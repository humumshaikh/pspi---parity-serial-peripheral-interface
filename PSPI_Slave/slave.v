==> flow/design.v <==
module slave(
    input wire [7:0] Pin,         
    output reg Sout,              
    input wire Sin,               
    output reg [7:0] Pout,        
    input wire SS,                
    input wire EN,                
    input wire clkin              
    );
    reg signed [5:0] tcounter = 7;
    reg signed [5:0] rcounter = 7;
    reg parity = 0;
    reg [7:0] data_reg = 0;
    initial begin
        Sout <= 0;
        Pout <= 0;
    end
    always @(posedge clkin) begin                     
        if((SS==0) && (EN==1)) begin
            if(tcounter>=0) begin
                Sout = Pin[tcounter];
                tcounter = tcounter-1;
            end
            else if(tcounter==-1) begin
                Sout = parity;
                tcounter = tcounter-1;
            end
            else if(tcounter==-2) begin
                Sout <= 0;
                tcounter <= 7;
            end
        end
    end
    always @(negedge clkin) begin                     
        if((SS==0) && (EN==1)) begin
            if(rcounter>=0) begin
                Pout[rcounter] = Sin;
                data_reg[rcounter] = Sin;
                parity = ~(^data_reg);
                rcounter = rcounter-1;
            end
            else if(rcounter==-1) begin
                rcounter = rcounter-1;
            end
            else if(rcounter==-2) begin
                parity <= 0;
                rcounter <= 7;
            end
        end
    end
endmodule
From RTL to reports: slave
What the tools print for slave, step after step.
Line numbers count from 1 in the design file above.
Cell names lack the library's common part.
Not given: --
Inputs
  design top: slave
  clock input: clkin
  cell library: sky130hd
  timing corner: tt_025C_1v80

Word-level counts
Yosys after proc, flatten, opt, wreduce and memory -nomap, before mapping. Memory bits, and registers merged into a memory's read port (data or address), are not among the register bits. Print and check cells are not counted. Equal cells are merged and count once.
Cells by class
  reduce/logical cells: 9
  shift-type cells: 3
  bitwise logic cells: 7
  multiplexer cells: 12
  equality and inequality tests: 5
  magnitude comparators: 2
  $add $sub $neg: 3
Operators with widths (count)
  6-bit 2-to-1 mux: 6
  8-bit AND: 2
  8-bit bitwise OR: 2
  6-bit by 1-bit >= comparator with 1-bit output with constant B: 2
  6-bit by 1-bit == test with 1-bit output with constant B: 2
  6-bit by 2-bit subtractor with 6-bit output with constant B: 2
  6-bit by 2-bit == test with 1-bit output with constant B: 2
  1-bit by 7-bit variable shift with 8-bit output: 1
  1-bit by 7-bit variable shift with 8-bit output with constant A: 1
  8-bit by 6-bit indexed select with 1-bit output: 1
  8-bit NOT: 1
  8-bit parity: 1
  6-bit negation with 7-bit output: 1
  2-bit AND reduction: 3
  3-bit nonzero test: 2
  1-bit 2-to-1 mux: 6
  3-bit AND reduction: 1
  1-bit NOT: 2
  2-bit inequality test with constant B: 1
  2-bit nonzero test: 1
  1-bit logical AND: 1
Bit counts
  output and inout port bits: 9
  bits in registers: 30

Logic depth
Yosys ltp: most cells in a row. Word level: on the elaborated netlist, between registers, memories and ports. Mapped: between sequential cells and ports; inverters and the memories' decode and read muxes count.
Depth
  depth in word-level cells: 8
  ABC_AREA: 0
  mapped depth: 11

Netlist
Yosys stat after the flow's synthesis: flattened, memories mapped to cells. It holds for the ABC_AREA given above (unset counts as 0); a run with the other value may have another netlist.
The area totals of this step are shown rounded.
Mapped netlist
  chip area (Yosys): 2100 µm²
  flip-flop cells: 30
  cells in the netlist: 194
  area of sequential cells: 901 µm²
  buffer cells: 7
Cell types
  edfxtp_1: count 30, total area 900.864 µm²
  nand2_1: count 32, total area 120.115 µm²
  ha_1: count 7, total area 87.584 µm²
  mux2_2: count 7, total area 78.826 µm²
  o21ai_0: count 14, total area 70.067 µm²
  inv_1: count 12, total area 45.043 µm²
  mux4_2: count 2, total area 45.043 µm²
  xnor2_1: count 5, total area 43.792 µm²
  xor2_1: count 5, total area 43.792 µm²
  a21oi_1: count 8, total area 40.038 µm²
  buf_6: count 3, total area 33.782 µm²
  nor2_1: count 9, total area 33.782 µm²
  a2111oi_4: count 1, total area 27.526 µm²
  clkbuf_8: count 2, total area 27.526 µm²
  nor3_1: count 5, total area 25.024 µm²
  nor3b_2: count 2, total area 25.024 µm²
  nor4b_4: count 1, total area 23.773 µm²
  xnor3_1: count 1, total area 22.522 µm²
Other cell types: 38; their cells: 48.

Wiki page: slave / flow data

Measured results for slave: 2 stored runs of the Yosys and OpenROAD flow on sky130hd. The settings differ; the order carries no meaning. The constraints put input and output delay at 20% of the set period each and load the outputs with 0.01 pF.
By "total power after layout" is meant OpenSTA's value without simulated activity: inputs other than the clock are taken to toggle once in ten clock periods, and the tool carries that through the logic.
Values from the reports are rounded here.

==> record 1: settings <==
{ "period_ns": 5.04, "CORE_UTILIZATION": 61, "PLACE_DENSITY_LB_ADDON": 0.12, "HOLD_SLACK_MARGIN": 0.05, "CELL_PAD_IN_SITES_GLOBAL_PLACEMENT": 3, "CELL_PAD_IN_SITES_DETAIL_PLACEMENT": 0, "TNS_END_PERCENT": 20, "GPL_TIMING_DRIVEN": 1, "CTS_CLUSTER_SIZE": 18, "CTS_CLUSTER_DIAMETER": 345, "SLEW_MARGIN": 10, "CAP_MARGIN": 20, "CORE_MARGIN": 2 }
==> record 1: results <==
incomplete, placement halted on FLW-0024

==> record 2: settings <==
{ "period_ns": 7.03, "CORE_UTILIZATION": 29, "PLACE_DENSITY": 0.36, "HOLD_SLACK_MARGIN": 0.29, "CORE_MARGIN": 3, "TNS_END_PERCENT": 15, "GPL_TIMING_DRIVEN": 0, "GPL_ROUTABILITY_DRIVEN": 0, "MIN_ROUTING_LAYER": "met1", "CAP_MARGIN": 20, "SLEW_MARGIN": 20 }
==> record 2: results <==
utilization of the finished layout: 37.7 %
total power after layout: 0.000471 W
worst setup slack after layout: 0.501 ns
post-route worst hold slack: 0.568 ns
die area: 8290 µm²
chip area in the Yosys report: 2100 µm²
